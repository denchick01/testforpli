==> flow/design.v <==
module input_driver (CLK, IHOUR, DHOUR, IMIN, 
		   DMIN,  ISEC,  DSEC, 
		   RESET_TIME, OPER);
    parameter hour   = 3600;
    parameter minute = 60;
    parameter second = 1;
    parameter time_buff_size = 18;
    parameter oper_l = 3;
    input CLK;
    input IHOUR; 
    input DHOUR; 
    input IMIN; 
    input DMIN;  
    input ISEC;  
    input DSEC;
    input RESET_TIME;
    output [time_buff_size + oper_l - 1:0] OPER;
    reg [time_buff_size + oper_l - 1:0] OPER;
    always @(posedge CLK)
        begin
            if (RESET_TIME)
                OPER <= (0 << oper_l) | 1;
            else if (IHOUR)
                OPER <= (hour << oper_l) | 4;
            else if (DHOUR)
                OPER <= (hour << oper_l) | 2;
            else if (IMIN)
                OPER <= (minute << oper_l) | 4;
            else if (DMIN)
                OPER <= (minute << oper_l) | 2;
            else if (ISEC)
                OPER <= (second << oper_l) | 4;
            else if (DSEC)
                OPER <= (second << oper_l) | 2;
            else;
     end            
endmodule
module time_handler (A_TIME, DEC, CLK, RESET, CURR_TIME);
    parameter start_time = 0;
    parameter time_buff_size = 18;    
    parameter max_time = 24 * 3600;
    input DEC;
    input [time_buff_size - 1:0] A_TIME;
    input CLK;
    input RESET;
    output [time_buff_size - 1:0] CURR_TIME;
    reg [time_buff_size - 1:0] CURR_TIME;
    always @(posedge CLK)
        begin
            if (RESET)
                CURR_TIME = start_time;
            else if (!DEC)
                CURR_TIME = add_time(CURR_TIME, A_TIME);
            else if (DEC)
                CURR_TIME = dec_time(CURR_TIME, A_TIME);
            else;            
        end
     function [time_buff_size - 1:0] add_time;
         input [time_buff_size - 1:0] C_TIME;
	 input [time_buff_size - 1:0] ADD_VALUE;
         begin 
             if (C_TIME + ADD_VALUE > max_time)
                 add_time = 0;
	     else
                 add_time =  C_TIME + ADD_VALUE;
         end
     endfunction
    function [time_buff_size - 1:0] dec_time;
        input [time_buff_size - 1:0] C_TIME;
	input [time_buff_size - 1:0] DEC_VALUE;
        begin 
            if (C_TIME < DEC_VALUE)
                dec_time = 0;
	    else
                dec_time =  C_TIME - DEC_VALUE;
        end
    endfunction
endmodule
module output_driver(CLK, CURR_TIME);
    input CLK;
    input [17:0]CURR_TIME;
    always @(posedge CLK)
    begin : begin_1
	    reg [17:0]sec;
	    reg [17:0]min;
	    reg [17:0]hour;
	    hour = CURR_TIME / 3600;
	    min  = (CURR_TIME % 3600) / 60;
	    sec  = (CURR_TIME % 3600) % 60;
            $display("TIME: %d:%d:%d", hour, min, sec);
	end
endmodule
`timescale 10ns/1ns
module TestForPLI;
     reg [6:0]input_bus;
     reg  clk;
     wire ihour;
     wire dhour;
     wire imin;
     wire dmin;
     wire isec;
     wire dsec;
     wire reset;
     wire [20:0]driver_out;
     wire [17:0]curr_time;
     assign {ihour, dhour, imin, dmin, isec, dsec, reset} = input_bus;
     input_driver driver_1 (.CLK(clk), .IHOUR(ihour), .DHOUR(dhour), .IMIN(imin), 
	                 .DMIN(dmin), .ISEC(isec), .DSEC(dsec), .RESET_TIME(reset), .OPER(driver_out));
     time_handler time_h_1 (.A_TIME(driver_out[20:3]), .DEC(driver_out[1]), .CLK(clk), .RESET(driver_out[0]), .CURR_TIME(curr_time));
     output_driver driver_2 (.CLK(clk), .CURR_TIME(curr_time));
     initial
         begin
             clk = 0;
	     input_bus = 0;
	     $display("Running testbench");
         end
     always  
         begin
             input_bus = 1 << 2;
             clk = !clk;
	 end
endmodule
# Reports on time_handler
# Tool output for the design above, in the order of the flow.
# Lines are those of the file above, counted from 1.
# Operators carry their Yosys type and port widths (W data, S select, Z words).
# The mark - stands for no value.
[setup] top="time_handler" clock="CLK" cell_library="sky130hd" pvt_corner="tt_025C_1v80"

# Elaborated design
# Counts by Yosys on the flattened word-level netlist (proc, flatten, opt, wreduce; memories kept). Register bits leave out memories and registers merged into their read ports (data or address); mux counts leave out enables and synchronous resets folded into registers. Print and check cells are left out.
[word_totals] input_bits=21 ff_bits=18 output_inout_bits=18
[classes] n_addsub=3 n_cmp=2 mux=3
[op_table] cell="$mux W18" n=3
[op_table] cell="$add A18 B18 Y19" n=1
[op_table] cell="$gt A19 B17 Y1 const B" n=1
[op_table] cell="$add A18 B18 Y18" n=1
[op_table] cell="$sub A18 B18 Y18" n=1
[op_table] cell="$lt A18 B18 Y1" n=1

# Depth
# Depth = most cells in a row (Yosys ltp): at word level without a register or memory, in the mapped netlist without a sequential cell, where the memories' decode and read muxes count.
[depth] ltp_word=4 ABC_AREA=1 mapped_depth=22

# Mapped cells and area
# The flow's flattened synthesis, as Yosys stat reports it; memories are mapped. The netlist is that of the ABC_AREA named above (0 if unset); the other value can give another one.
[mapped] seq_area_mm2=0.0003603 stdcells=514 ff_cells=18 buffers=17 mapped_area_mm2=0.0031705
[by_type] cell="sky130_fd_sc_hd__nand2_1" n=135
[by_type] cell="sky130_fd_sc_hd__ha_1" n=36
[by_type] cell="sky130_fd_sc_hd__dfxtp_1" n=18
[by_type] cell="sky130_fd_sc_hd__inv_1" n=58
[by_type] cell="sky130_fd_sc_hd__a21oi_1" n=38
[by_type] cell="sky130_fd_sc_hd__nor2_1" n=38
[by_type] cell="sky130_fd_sc_hd__nand3_1" n=28
[by_type] cell="sky130_fd_sc_hd__nand2_2" n=22
[by_type] cell="sky130_fd_sc_hd__a21oi_2" n=13
[by_type] cell="sky130_fd_sc_hd__xor2_1" n=13
[by_type] cell="sky130_fd_sc_hd__nor2_4" n=9
[by_type] cell="sky130_fd_sc_hd__buf_6" n=8
[by_type] cell="sky130_fd_sc_hd__inv_2" n=22
[by_type] cell="sky130_fd_sc_hd__o21ai_0" n=11
[by_type] cell="sky130_fd_sc_hd__nand4_1" n=8
[by_type] cell="sky130_fd_sc_hd__fa_1" n=2
[by_type] cell="sky130_fd_sc_hd__a31oi_1" n=5
[by_type] cell="sky130_fd_sc_hd__nor2_2" n=5
# Other cell types: 20; their cells: 45.

# Path before layout
# Path of least setup slack by OpenSTA after synthesis, without wires, with an ideal clock, recovery checks aside; 20% of the period is set as input and as output delay. Where synthesis merged equal registers, the netlist keeps one of their names.
[synth_path] path_kind="input -> register" start="in A_TIME[0]" end="reg CURR_TIME[0]" setup_ps=113 t_required_ps=3267 clock_period_ps=3380 launch_ps=676 t_arrival_ps=2501 slack_ps=766 path_delay_ps=1938 driving_pins=17 in_delay_ps=676 period_less_setup_slack_ps=2614
# "path_delay_ps" is the arrival time less input delay plus setup time.
# "driving_pins" counts driving pins, that of a launching flip-flop among them; a cell with two outputs on the path counts twice.
# "period_less_setup_slack_ps" is the clock period less the worst setup slack; recovery checks do not enter. This is arithmetic on one report: input and output delays are still those of the set period (20% each).
# Between the ends stands the longest chain of elaborated cells between them, by number of cells; it is not shown to be the way that was timed. Of several equally long chains one is given.
# Each line given opens the expression or statement behind the cell; cells for indexed reads and writes are added by Yosys, which also makes memories of some case tables.
# At most two assigning lines are given for a register; there are more.
[synth_between] cell_sequence="sky130_fd_sc_hd__ha_1 > sky130_fd_sc_hd__fa_1 > sky130_fd_sc_hd__nand2_1 > sky130_fd_sc_hd__nand2_2 > sky130_fd_sc_hd__nand3_2 > sky130_fd_sc_hd__nand2_1 > sky130_fd_sc_hd__nand3_1 > sky130_fd_sc_hd__nand2_1 > sky130_fd_sc_hd__nand2_1 > sky130_fd_sc_hd__nand2_2 > sky130_fd_sc_hd__nor2_2 > sky130_fd_sc_hd__nand4_1 > sky130_fd_sc_hd__nand3_2 > sky130_fd_sc_hd__nand2_4 > sky130_fd_sc_hd__buf_12 > sky130_fd_sc_hd__o21bai_2 > sky130_fd_sc_hd__inv_1" elab_chain_len=4 cone_cells=8 cone_lines=5
[synth_lines] item="start, declared" line_no=43 text="input [time_buff_size - 1:0] A_TIME;"
[synth_lines] item="$add A18 B18 Y19" line_no=62 text="if (C_TIME + ADD_VALUE > max_time)"
[synth_lines] item="$gt A19 B17 Y1" line_no=62
[synth_lines] item="$mux W18" line_no=62
[synth_lines] item="$mux W18" line_no=52 text="else if (!DEC)"
[synth_lines] item="end, assigned" line_no=51 text="CURR_TIME = start_time;"
[synth_lines] item="end, assigned" line_no=53 text="CURR_TIME = add_time(CURR_TIME, A_TIME);"
[synth_lines] item="end, declared" line_no=46 text="output [time_buff_size - 1:0] CURR_TIME;"

Subject: flow runs of time_handler

Hi,

Top module time_handler; platform sky130hd; tools Yosys and OpenROAD; 2 stored runs in no particular order. Input and output delays are each 20% of the period that was set; the output load is 0.01 pF.
[job 1] settings: period_ns=5.41, CORE_UTILIZATION=56, PLACE_DENSITY_LB_ADDON=0.11, CORE_ASPECT_RATIO=1.18, CELL_PAD_IN_SITES_GLOBAL_PLACEMENT=3, CELL_PAD_IN_SITES_DETAIL_PLACEMENT=0, TNS_END_PERCENT=25, ABC_AREA=1, CTS_CLUSTER_DIAMETER=206, SLEW_MARGIN=35, MAX_ROUTING_LAYER=met5, CAP_MARGIN=20, CORE_MARGIN=2
[job 1] result: did not finish, placement stopped with FLW-0024
[job 2] settings: period_ns=2.04, CORE_UTILIZATION=72, PLACE_DENSITY_LB_ADDON=0.29, CORE_MARGIN=8, CELL_PAD_IN_SITES_DETAIL_PLACEMENT=2, ABC_AREA=1, GPL_ROUTABILITY_DRIVEN=0, SLEW_MARGIN=35, MIN_ROUTING_LAYER=met2, CAP_MARGIN=20
[job 2] result: did not finish, placement stopped with DPL-0038

Regards
